==> flow/design.v <==
module SYS_CTRL 
(
	input  wire        CLK,                  
	input  wire        RST,                  
	input  wire [15:0] ALU_OUT,              
	input  wire        OUT_Valid,            
	input  wire [7:0]  RdData,               
	input  wire        RdData_Valid,         
	input  wire [7:0]  RX_P_DATA,            
	input  wire        RX_D_VLD,             
	input  wire        FIFO_FULL,            
	input  wire        parity_error,         
	input  wire        Framing_error,        
	output reg  [3:0]  ALU_FUN,              
	output reg         ALU_EN,               
	output reg         CLK_EN,               
	output reg  [3:0]  Address,              
	output reg         WrEn,                 
	output reg         RdEn,                 
	output reg  [7:0]  WrData,               
	output reg  [7:0]  TX_P_DATA,            
	output reg         TX_D_VLD,             
	output reg         clk_div_en            
);
reg [3:0] Temp_Address;
reg [15:0] ALU_RESULT;
reg Receiving_error;
assign Receiving_error = (parity_error | Framing_error);
typedef enum {
        IDLE,
        RF_WR_CMD,
		    RF_WR_ADDR,
		    RF_WR_DATA,
        RF_RD_CMD,
		    RF_RD_ADDR,
        ALU_OP_CMD,
		    OPERAND_A,
		    WRITE_A,
		    OPERAND_B,
		    WRITE_B,
		    ALU_OPERATION,
		    ALU_NOP_CMD,
		    SEND_RESULT,
		    SEND_RESULT_Part2
} state_t;
state_t Current_State, Next_State;
always @(posedge CLK or negedge RST)
begin
 if(!RST)
	Current_State <= IDLE;
 else
	Current_State <= Next_State;
end
always @(*)
begin
    case(Current_State)
	   IDLE: begin
			      if(RX_D_VLD)
			       begin
				      case(RX_P_DATA)
					     8'hAA:   Next_State = RF_WR_CMD;
               8'hBB:   Next_State = RF_RD_CMD;
               8'hCC:   Next_State = ALU_OP_CMD;
               8'hDD:   Next_State = ALU_NOP_CMD;
               default: Next_State = IDLE;
		          endcase
			       end 
			      else
			       Next_State = IDLE;
	         end
 RF_WR_CMD: begin
              if (Receiving_error)
               Next_State = IDLE;
				      else if (RX_D_VLD) 
				       begin
					      Next_State = RF_WR_ADDR;
               end 
				      else 
				       begin
				       	Next_State = RF_WR_CMD;
	             end
			        end
	RF_WR_ADDR: begin
	             if (Receiving_error)
                Next_State = IDLE;
				       else if (RX_D_VLD) 
				        begin
					       Next_State = RF_WR_DATA;
                end 
				       else 
				        begin
					       Next_State = RF_WR_ADDR;
	              end
			        end	
  RF_WR_DATA: begin
					     Next_State = IDLE;
			        end					
	RF_RD_CMD: begin
	            if (Receiving_error)
               Next_State = IDLE;
	            else if (RX_D_VLD) 
				       begin
					      Next_State = RF_RD_ADDR;
               end 
				      else 
				       begin
				        Next_State = RF_RD_CMD;
	             end
	           end
	RF_RD_ADDR: begin
	             if (Receiving_error)
                Next_State = IDLE;
	             else if(RdData_Valid)
			          Next_State = SEND_RESULT;
				       else 
	              Next_State = RF_RD_ADDR;
	            end
  ALU_OP_CMD: begin
               if (Receiving_error)
                Next_State = IDLE;
				       else if (RX_D_VLD) 
				        begin
					       Next_State = OPERAND_A;
                end 
			         else 
			          begin
 					       Next_State = ALU_OP_CMD;
	              end	
	            end
	OPERAND_A: begin
	            if (Receiving_error)
               Next_State = IDLE;
              else   
			         Next_State = WRITE_A;
	           end
	WRITE_A: begin
	          if (Receiving_error)
             Next_State = IDLE;
	          else if (RX_D_VLD) 
				     begin
				      Next_State = OPERAND_B;
             end 
				    else 
				     begin
					    Next_State = WRITE_A;
	           end	
	         end
	OPERAND_B: begin
	            if (Receiving_error)
               Next_State = IDLE;
              else   
			         Next_State = WRITE_B;	
	           end
	WRITE_B: begin
	          if (Receiving_error)
             Next_State = IDLE;
	          else if (RX_D_VLD) 
				     begin
				      Next_State = ALU_OPERATION;
             end 
				    else 
				     begin
					    Next_State = WRITE_B;
	           end	
	         end
  ALU_OPERATION: begin
                  if (Receiving_error)
                   Next_State = IDLE;
	                else if(OUT_Valid)
			             Next_State = SEND_RESULT;
					        else 
			             Next_State = ALU_OPERATION;	
	               end
  ALU_NOP_CMD: begin
                if (Receiving_error)
                 Next_State = IDLE;
				        else if (RX_D_VLD) 
				         begin
					        Next_State = ALU_OPERATION;
                 end 
				        else 
				         begin
					         Next_State = ALU_NOP_CMD;
                  end	
	              end				   
 SEND_RESULT: begin
                if(!FIFO_FULL && OUT_Valid)
			           Next_State = SEND_RESULT_Part2;
			          else if(!FIFO_FULL && RdData_Valid) 
			           Next_State = IDLE;
			          else
			           Next_State =	SEND_RESULT;
	             end
	SEND_RESULT_Part2: begin
			                  Next_State = IDLE; 	
	                   end             
	default: Next_State = IDLE;	  
 endcase
end
always @(*)
begin 
			      ALU_FUN    = 4'b0;            
            ALU_EN     = 1'b0;              
            CLK_EN     = 1'b0;                     
            WrEn       = 1'b0;               
            RdEn       = 1'b0;        
            WrData     = 8'b0;            
            TX_P_DATA  = 8'b0;           
            TX_D_VLD   = 1'b0;            
            clk_div_en = 1'b1; 
            Address    = Temp_Address;
 case(Current_State)
	IDLE: begin
			      ALU_FUN    = 4'b0;            
            ALU_EN     = 1'b0;              
            CLK_EN     = 1'b0;
            Address    = 4'b0;                     
            WrEn       = 1'b0;               
            RdEn       = 1'b0;        
            WrData     = 8'b0;            
            TX_P_DATA  = 8'b0;           
            TX_D_VLD   = 1'b0;            
            clk_div_en = 1'b1; 
            ALU_RESULT = 16'b0;        
	      end
	RF_WR_ADDR: begin
	             ALU_RESULT = 16'b0;          
	            end
	RF_WR_DATA: begin
	              WrData = RX_P_DATA;
	              Address = Temp_Address;;
				        WrEn = 1'b1;
	              ALU_RESULT = 16'b0;			        
	            end
	RF_RD_ADDR: begin
	               ALU_RESULT = 16'b0;
	               Address = RX_P_DATA[3:0];
				         RdEn = 1'b1; 
	            end
	OPERAND_A: begin
	             ALU_RESULT = 16'b0;
	             Address = 4'b0000; 
				       WrData = RX_P_DATA;
			         WrEn = 1'b1; 
	           end
	WRITE_A: begin
	           ALU_RESULT = 16'b0;
	           WrEn = 1'b0;
	         end
	OPERAND_B: begin
	             ALU_RESULT = 16'b0;
	             Address = 4'b0001;
				       WrData = RX_P_DATA;
				       WrEn = 1'b1;
	           end
	WRITE_B: begin
	           ALU_RESULT = 16'b0;
	           WrEn = 1'b0;
	         end
	ALU_OPERATION: begin
	                 ALU_RESULT = 16'b0;
	                 ALU_FUN    = RX_P_DATA[3:0];            
                   ALU_EN     = 1'b1;              
                   CLK_EN     = 1'b1;           
	               end
	SEND_RESULT: begin
	              ALU_RESULT = 16'b0;
                if(RdData_Valid)
				         begin
				          TX_P_DATA = RdData;
					        TX_D_VLD = 1'b1;
				         end
				        if(OUT_Valid)
                 begin
                  ALU_RESULT = ALU_OUT;
                  TX_P_DATA  = ALU_RESULT[7:0];    
				          TX_D_VLD   = 1'b1;
				          ALU_EN     = 1'b1;
				          CLK_EN     = 1'b1; 	
                 end				   
              end	
	SEND_RESULT_Part2: begin
                       TX_P_DATA = ALU_RESULT[15:8];   
				               TX_D_VLD  = 1'b1;
				               CLK_EN    = 1'b1;
	                     ALU_RESULT = 16'b0; 	
                     end              
	default: begin
	           ALU_FUN    = 4'b0;            
             ALU_EN     = 1'b0;              
             CLK_EN     = 1'b0;              
             Address    = 4'b0;       
             WrEn       = 1'b0;               
             RdEn       = 1'b0;        
             WrData     = 8'b0;            
             TX_P_DATA  = 8'b0;           
             TX_D_VLD   = 1'b0;            
             clk_div_en = 1'b1;
             ALU_RESULT = 16'b0;
           end	
 endcase
end
always @(posedge CLK  or negedge RST)
begin
 if(!RST)
   Temp_Address <= 4'b0;
 else if(Current_State == RF_WR_ADDR && !RX_D_VLD)
   Temp_Address <= RX_P_DATA[3:0];
 else
   Temp_Address <= Temp_Address;
end
endmodule
### Reports on SYS_CTRL

The steps from the RTL of SYS_CTRL to its reports follow in flow order.
Line numbers count from 1 in the design file above.
Not given: --

| inputs | value |
|---|---|
| top module | SYS_CTRL |
| clock port | CLK |
| cell library | sky130hd |
| timing corner | tt_025C_1v80 |

### Word level

Counts by Yosys on the flattened word-level netlist (proc, flatten, opt, wreduce; memories kept). Register bits leave out memories and registers merged into their read ports (data or address); mux counts leave out enables and synchronous resets folded into registers. Print and check cells are left out.

| cells by class | value |
|---|---|
| equality and inequality tests | 18 |
| multiplexer cells | 39 |
| reduce/logical cells | 9 |
| bitwise logic cells | 1 |

Operators with widths:

| cell | number |
|---|---|
| 4-bit case mux with 13-bit select | 1 |
| 4-bit two-way mux | 12 |
| 32-bit zero test | 1 |
| 8-bit == test with constant B | 4 |
| 8-bit two-way mux | 4 |
| 4-bit == test with constant B | 7 |
| 4-bit by 3-bit == test with 1-bit output with constant B | 4 |
| 4-bit case mux with 4-bit select | 1 |
| 4-bit case mux with 3-bit select | 1 |
| 3-bit two-way mux | 4 |
| 1-bit two-way mux | 10 |
| 4-bit by 2-bit == test with 1-bit output with constant B | 2 |
| 7-bit OR reduction | 1 |
| 1-bit case mux with 2-bit select | 3 |
| 2-bit two-way mux | 3 |
| 4-bit by 1-bit == test with 1-bit output with constant B | 1 |
| 1-bit logical AND | 3 |
| 3-bit OR reduction | 1 |
| 1-bit zero test | 2 |
| 2-bit OR reduction | 1 |
| 1-bit bitwise OR | 1 |

| storage and ports | value |
|---|---|
| register bits after elaboration | 8 |
| output and inout port bits | 30 |
| word-level cells | 69 |
| input bits | 40 |

### Longest topological paths

Yosys ltp: most cells in a row. Word level: on the elaborated netlist, between registers, memories and ports. Mapped: between sequential cells and ports; inverters and the memories' decode and read muxes count.

| logic depth | value |
|---|---|
| depth after elaboration | 5 |
| ABC_AREA | 0 |
| depth in mapped cells | 4 |
| gate-level depth less buffers | 3 |

### After synthesis

The flow's flattened synthesis, as Yosys stat reports it; memories are mapped. The netlist is that of the ABC_AREA named above (0 if unset); the other value can give another one.
Totals and module areas in this step are rounded.

Cells by type:

| cell | number | area in all (um^2) |
|---|---|---|
| sky130_fd_sc_hd__dfrtp_1 | 18 | 450.432 |
| sky130_fd_sc_hd__nor2b_1 | 17 | 106.352 |
| sky130_fd_sc_hd__a22oi_1 | 9 | 67.565 |
| sky130_fd_sc_hd__mux2_2 | 4 | 45.043 |
| sky130_fd_sc_hd__and2_2 | 4 | 30.029 |
| sky130_fd_sc_hd__nor4bb_1 | 3 | 30.029 |
| sky130_fd_sc_hd__a22o_1 | 3 | 26.275 |
| sky130_fd_sc_hd__dfstp_2 | 1 | 26.275 |
| sky130_fd_sc_hd__nand2_1 | 7 | 26.275 |
| sky130_fd_sc_hd__a21oi_1 | 5 | 25.024 |
| sky130_fd_sc_hd__nor2_1 | 6 | 22.522 |
| sky130_fd_sc_hd__a221o_1 | 2 | 20.019 |
| sky130_fd_sc_hd__a32o_1 | 2 | 20.019 |
| sky130_fd_sc_hd__o21ai_0 | 4 | 20.019 |
| sky130_fd_sc_hd__and3_1 | 3 | 18.768 |
| sky130_fd_sc_hd__clkbuf_1 | 5 | 18.768 |
| sky130_fd_sc_hd__o2bb2ai_1 | 2 | 17.517 |
| sky130_fd_sc_hd__nor3_1 | 3 | 15.014 |

Not listed: further types 16, cells in them 19.

| synthesis totals | value |
|---|---|
| area of sequential cells | 477 um^2 |
| buffer cells | 6 |
| mapped flip-flops | 19 |
| standard cells after synthesis | 117 |
| mapped area | 1,110 um^2 |

### Path before layout

Path of least setup slack by OpenSTA after synthesis, without wires, with an ideal clock, recovery checks aside; 20% of the period is set as input and as output delay. Where synthesis merged equal registers, the netlist keeps one of their names.

| timing path after synthesis | value |
|---|---|
| kind | reg2out |
| start point | register Current_State |
| end point | output port Address[0] |
| external output delay | 0.488 ns |
| path slack | 0.223 ns |
| data arrival time | 1.729 ns |
| required time | 1.952 ns |
| path buffers | 0 |
| clock period | 2.44 ns |
| launch time at the first pin | 0.000 ns |
| path delay | 1.729 ns |
| stages | 4 |
| synthesis period reached | 2.217 ns |

"path delay" is the arrival time less input delay plus setup time.
A path that ends at an output port has no setup time.
"stages" counts driving pins, that of a launching flip-flop among them; a cell with two outputs on the path counts twice.
"synthesis period reached" = period - worst setup slack (recovery checks aside). The figure is calculated, with input and output delays left at 20% of the set period.
An end named without its bit number is one bit of that signal or, where synthesis recoded a state register, one of its new flip-flops.
Between the ends stands the longest chain of elaborated cells between them, by number of cells; it is not shown to be the way that was timed. Of several equally long chains one is given.
A line is the first line of the expression or statement that the cell stems from. Yosys adds cells for indexed reads and writes and turns some case tables into memories.

| on the way, after synthesis | value |
|---|---|
| cells stage by stage | sky130_fd_sc_hd__dfrtp_1 > sky130_fd_sc_hd__or4_1 > sky130_fd_sc_hd__or4_4 > sky130_fd_sc_hd__a221o_1 |
| length of the longest elaborated chain | 3 |
| elaborated cells between the ends (all ways) | 11 |
| those cells by class | 9 x eq/ne; 1 x mux; 1 x reduce/logical |

RTL lines, path after synthesis:

| element | RTL line | source |
|---|---|---|
| start: declaration | 46 | `state_t Current_State, Next_State;` |
| start: assignment | 50 | `Current_State <= IDLE;` |
| start: assignment | 52 | `Current_State <= Next_State;` |
| 4-bit by 2-bit == test with 1-bit output | 212 | `case(Current_State)` |
| 7-bit OR reduction | -- |  |
| 4-bit case mux with 3-bit select | 212 |  |
| end: declaration | 17 | `output reg [3:0] Address,` |

Appendix: runs

SYS_CTRL on sky130hd: 2 stored runs with different settings, listed in no order. Input and output delays are each 20% of the period that was set; the output load is 0.01 pF.
Among the settings, n/a means not set for that run.

| run | period_ns | CORE_UTILIZATION | SETUP_SLACK_MARGIN | PLACE_DENSITY | GPL_TIMING_DRIVEN | CTS_CLUSTER_SIZE | CAP_MARGIN | CORE_MARGIN | SLEW_MARGIN | PLACE_DENSITY_LB_ADDON | CELL_PAD_IN_SITES_GLOBAL_PLACEMENT | CELL_PAD_IN_SITES_DETAIL_PLACEMENT | TNS_END_PERCENT | ABC_AREA | MIN_ROUTING_LAYER |
|---|---|---|---|---|---|---|---|---|---|---|---|---|---|---|---|
| run 1 | 2.39 | 69 | 0.22 | 0.85 | 1 | 67 | 20 | 2 | 20 | n/a | n/a | n/a | n/a | n/a | n/a |
| run 2 | 2.38 | 50 | 0.54 | n/a | 1 | n/a | 25 | 2 | 20 | 0.08 | 2 | 2 | 15 | 1 | met2 |

Run 1: did not finish, placement stopped with GPL-0301
Run 2: did not finish, placement stopped with FLW-0024
